==> flow/design.v <==
module display_ctrl
#(
	parameter SYS_CLK_FREQ         = 100000000,
	parameter DISPLAY_REFRESH_RATE =   5000000
)
(
	input  wire        clk,
	input  wire        rst,
	input  wire        en,
	input  wire [15:0] val,
	output reg  [ 6:0] seg,
	output reg         dp,
	output reg  [ 3:0] an
);
reg [19:0] cnt;
always @(posedge clk or posedge rst) begin 
	if(rst)
		cnt <= 0;
	else
		cnt <= cnt + 1;
end 
reg  [3:0] digit;
wire [1:0] d_num;
assign d_num[1:0] = cnt[19:18];
always @(*) begin
	if (rst || !en) begin
		digit = 4'b0;
	end else begin
		case (d_num)
			2'b00: digit = val[ 3: 0];
			2'b01: digit = val[ 7: 4];
			2'b10: digit = val[11: 8];
			2'b11: digit = val[15:12];
		endcase
	end
end
always @(*) begin
    if (rst || !en) begin
		an = 4'b1111;
	end else begin
		case (d_num)
			2'b00: an = 4'b1110;
			2'b01: an = 4'b1101;
			2'b10: an = 4'b1011;
			2'b11: an = 4'b0111;
		endcase
	end
end
always @(*) begin
    if (rst || !en) begin
      	{seg, dp} = 8'b11111111;
	end else begin
		case (digit)
			4'h0: {seg, dp} = 8'b10000001;
			4'h1: {seg, dp} = 8'b11110011;
			4'h2: {seg, dp} = 8'b01001001;
			4'h3: {seg, dp} = 8'b01100001;
			4'h4: {seg, dp} = 8'b00110011;
			4'h5: {seg, dp} = 8'b00100101;
			4'h6: {seg, dp} = 8'b00000101;
			4'h7: {seg, dp} = 8'b11110001;
			4'h8: {seg, dp} = 8'b00000001;
			4'h9: {seg, dp} = 8'b00100001;
			4'ha: {seg, dp} = 8'b00010001;
			4'hb: {seg, dp} = 8'b00000111;
			4'hc: {seg, dp} = 8'b10001101;
			4'hd: {seg, dp} = 8'b01000011;
			4'he: {seg, dp} = 8'b00001101;
			4'hf: {seg, dp} = 8'b00011101;
		endcase
	end
end
endmodule : display_ctrl
Reports on display_ctrl
The steps from the RTL of display_ctrl to its reports follow in flow order.
Lines are those of the file above, counted from 1.
Operators carry their Yosys type and port widths (W data, S select, Z words).
Cell names lack the library's common part.
Not given: --
Set-up
  top module: display_ctrl
  clock port: clk
  cell library: sky130hd
  timing corner: tt_025C_1v80

Word level
Yosys after proc, flatten, opt, wreduce and memory -nomap, before mapping. Enables and synchronous resets that opt folds into registers are not counted as muxes. Memory bits, and registers merged into a memory's read port (data or address), are not among the register bits. Print and check cells are not counted. Equal cells are merged and count once.
Yosys's memory passes give these memory sizes; they may raise the number of words (mostly to a power of two), join words into wider ones and drop unused or constant bits.
Word-level totals
  bits in registers: 20
  bits in read-only memories: 112
  memories kept: 1
  input port bits: 19
  output and inout bits: 12
  cells after elaboration: 15
Memory list
  (no name shown): words 16, width 7, read ports 1, wr ports 0, RTL line 53  | case (digit)
Cells by class
  add/subtract/negate cells: 1
  equal/unequal tests: 3
  mux-type cells: 6
  reductions and logical operators: 3
Operators with widths (number)
  $pmux W4 S4: 2
  $add A20 B1 Y20 const B: 1
  $mux W4: 2
  $mux W7: 1
  $eq A2 B2 Y1 const B: 2
  $eq A2 B1 Y1 const B: 1
  $logic_not A2 Y1: 1
  $logic_or A1 B1 Y1: 1
  $logic_not A1 Y1: 1
  $mux W1: 1

Longest topological paths
Longest topological path by Yosys (ltp), each cell counted once; first at word level (registers and memories cut), then after technology mapping (sequential cells cut; the memories' decode and read muxes count).
Depth
  word-level depth: 3
  ABC_AREA: 1
  mapped depth: 12

Netlist
The flow's flattened synthesis, as Yosys stat reports it; memories are mapped. The netlist is that of the ABC_AREA named above (0 if unset); the other value can give another one.
Totals and module areas in this step are rounded.
Mapped netlist
  cell count: 187
  cell area after synthesis: 1560 sq um
  mapped flip-flops: 20
Cell types
  dfrtp_1: number 20, area in all 500.48 sq um
  nand2_1: number 46, area in all 172.666 sq um
  nand3_1: number 24, area in all 120.115 sq um
  xor2_1: number 12, area in all 105.101 sq um
  ha_1: number 7, area in all 87.584 sq um
  nor2_1: number 14, area in all 52.55 sq um
  xnor2_1: number 5, area in all 43.792 sq um
  inv_1: number 11, area in all 41.29 sq um
  nand2_8: number 2, area in all 40.038 sq um
  nand3_2: number 4, area in all 40.038 sq um
  o21bai_4: number 2, area in all 37.536 sq um
  nor2_4: number 3, area in all 33.782 sq um
  nor3_2: number 3, area in all 30.029 sq um
  buf_6: number 2, area in all 22.522 sq um
  nor2_8: number 1, area in all 20.019 sq um
  o21ai_0: number 4, area in all 20.019 sq um
  nor2_2: number 3, area in all 18.768 sq um
  nand3_4: number 1, area in all 17.517 sq um
Other cell types: 16; their cells: 23.

Timing after synthesis
Source: OpenSTA report_checks on the synthesized netlist (no wires, ideal clock, input and output delay 20% of the period each), path of least setup slack; recovery checks are left aside. Register names are those of the netlist, which keeps one name where synthesis merged equal registers.
Timing path post-synthesis
  path kind: input to output
  start: input rst
  end: output seg[1]
  period: 2.71 ns
  input delay: 0.542 ns
  external output delay: 0.542 ns
  time at the first pin: 0.542 ns
  data arrival time: 1.985 ns
  data required time: 2.168 ns
  slack: 0.183 ns
  delay of the path: 1.443 ns
  stages on the path: 10
  synthesis period reached: 2.527 ns
"delay of the path" is the arrival time less input delay plus setup time.
A path that ends at an output port has no setup time.
"stages on the path" counts driving pins, that of a launching flip-flop among them; a cell with two outputs on the path counts twice.
"synthesis period reached" is the clock period less the worst setup slack; recovery checks do not enter. This is arithmetic on one report: input and output delays are still those of the set period (20% each).
Between the ends stands the longest chain of elaborated cells between them, by number of cells; it is not shown to be the way that was timed. Of several equally long chains one is given.
Each line given opens the expression or statement behind the cell; cells for indexed reads and writes are added by Yosys, which also makes memories of some case tables.
The chain passes a memory read, where the word-level depth is cut; so it can be longer than that depth.
On the way, post-synthesis
  cell sequence: inv_2 nand2_2 nor2_1 nand2_1 inv_1 ha_1 nand3b_1 nand2_1 nand2_1 nand2_1
  length of the longest elaborated chain: 4
  elaborated cells on any way between the ends: 4
  classes of those cells: 2 x mux; 1 x reduce/logical; 1 x memory
RTL lines, path post-synthesis
  start: declaration: RTL line 8  | input wire rst,
  $logic_or A1 B1 Y1: RTL line 26  | if (rst || !en) begin
  $mux W4: RTL line 26
  $mem_v2 Z16 W7: RTL line 53  | case (digit)
  $mux W7: RTL line 50  | if (rst || !en) begin
  end: declaration: RTL line 11  | output reg [ 6:0] seg,

Timing after layout
Path of least setup slack in the final report of run 1 (OpenROAD, finished layout, wires in). Where an end is a register, its clock arrival counts in the times.
Timing path after layout
  path kind: input to output
  start: input rst
  end: output seg[1]
  period: 4.87 ns
  input delay: 0.97 ns
  external output delay: 0.97 ns
  time at the first pin: 0.97 ns
  data arrival time: 3.32 ns
  data required time: 3.90 ns
  slack: 0.58 ns
  stages on the path: 12
Between the ends stands the longest chain of elaborated cells between them, by number of cells; it is not shown to be the way that was timed. Of several equally long chains one is given.
The chain passes a memory read, where the word-level depth is cut; so it can be longer than that depth.
On the way, after layout
  cell sequence: clkdlybuf4s50_1 inv_2 nand2_2 nor2_1 nand2_1 inv_1 ha_1 nand3b_1 nand2_1 nand2_1 nand2_1 clkdlybuf4s50_1
  length of the longest elaborated chain: 4
  elaborated cells on any way between the ends: 4
  classes of those cells: 2 x mux; 1 x reduce/logical; 1 x memory
RTL lines, path after layout
  start: declaration: RTL line 8  | input wire rst,
  $logic_or A1 B1 Y1: RTL line 26  | if (rst || !en) begin
  $mux W4: RTL line 26
  $mem_v2 Z16 W7: RTL line 53  | case (digit)
  $mux W7: RTL line 50  | if (rst || !en) begin
  end: declaration: RTL line 11  | output reg [ 6:0] seg,

Record of 2 stored runs of the RTL-to-layout flow on display_ctrl, platform sky130hd. The runs are unordered. Constraints: input delay and output delay 20% of the set period each, output load 0.01 pF.
"period achieved": clock period set for the run, less the worst setup slack. It is reckoned from that one timing run; input and output delays stay at 20% of the period that was set.
"time used up by the worst setup path": the worst setup path's part of the clock period (all of it between registers, 20% less for each end at a port) less its slack. A launch clock that arrives late makes it longer, a capture clock that arrives late makes it shorter.
By "total power after layout" is meant OpenSTA's value without simulated activity: inputs other than the clock are taken to toggle once in ten clock periods, and the tool carries that through the logic.
The measured numbers are rounded.

==> run 1: settings <==
{ "period_ns": 4.87, "CORE_UTILIZATION": 16, "PLACE_DENSITY_LB_ADDON": 0.27, "CORE_MARGIN": 2, "CELL_PAD_IN_SITES_GLOBAL_PLACEMENT": 3, "CELL_PAD_IN_SITES_DETAIL_PLACEMENT": 1, "ABC_AREA": 1, "GPL_ROUTABILITY_DRIVEN": 0, "CTS_CLUSTER_DIAMETER": 319, "CAP_MARGIN": 20, "SLEW_MARGIN": 20 }
==> run 1: results <==
netlist area reported by Yosys: 1560 sq um
standard-cell area after layout: 2050 sq um
die footprint: 10600 sq um
period achieved: 4.291 ns
summed negative setup slack: 0.000 ns
final design utilization: 21.3%
total power after layout: 352 uW
final worst hold slack: 0.476 ns
smallest setup slack: 0.579 ns
time used up by the worst setup path: 2.34 ns
type of the worst setup path: input to output

==> run 2: settings <==
{ "period_ns": 1.77, "CORE_UTILIZATION": 48, "SETUP_SLACK_MARGIN": -0.17, "CELL_PAD_IN_SITES_DETAIL_PLACEMENT": 1, "TNS_END_PERCENT": 65, "ABC_AREA": 0, "GPL_TIMING_DRIVEN": 1, "GPL_ROUTABILITY_DRIVEN": 1, "CTS_CLUSTER_SIZE": 19, "CAP_MARGIN": 40, "SLEW_MARGIN": 15, "CORE_MARGIN": 2 }
==> run 2: results <==
unfinished; error DPL-0033 in routing
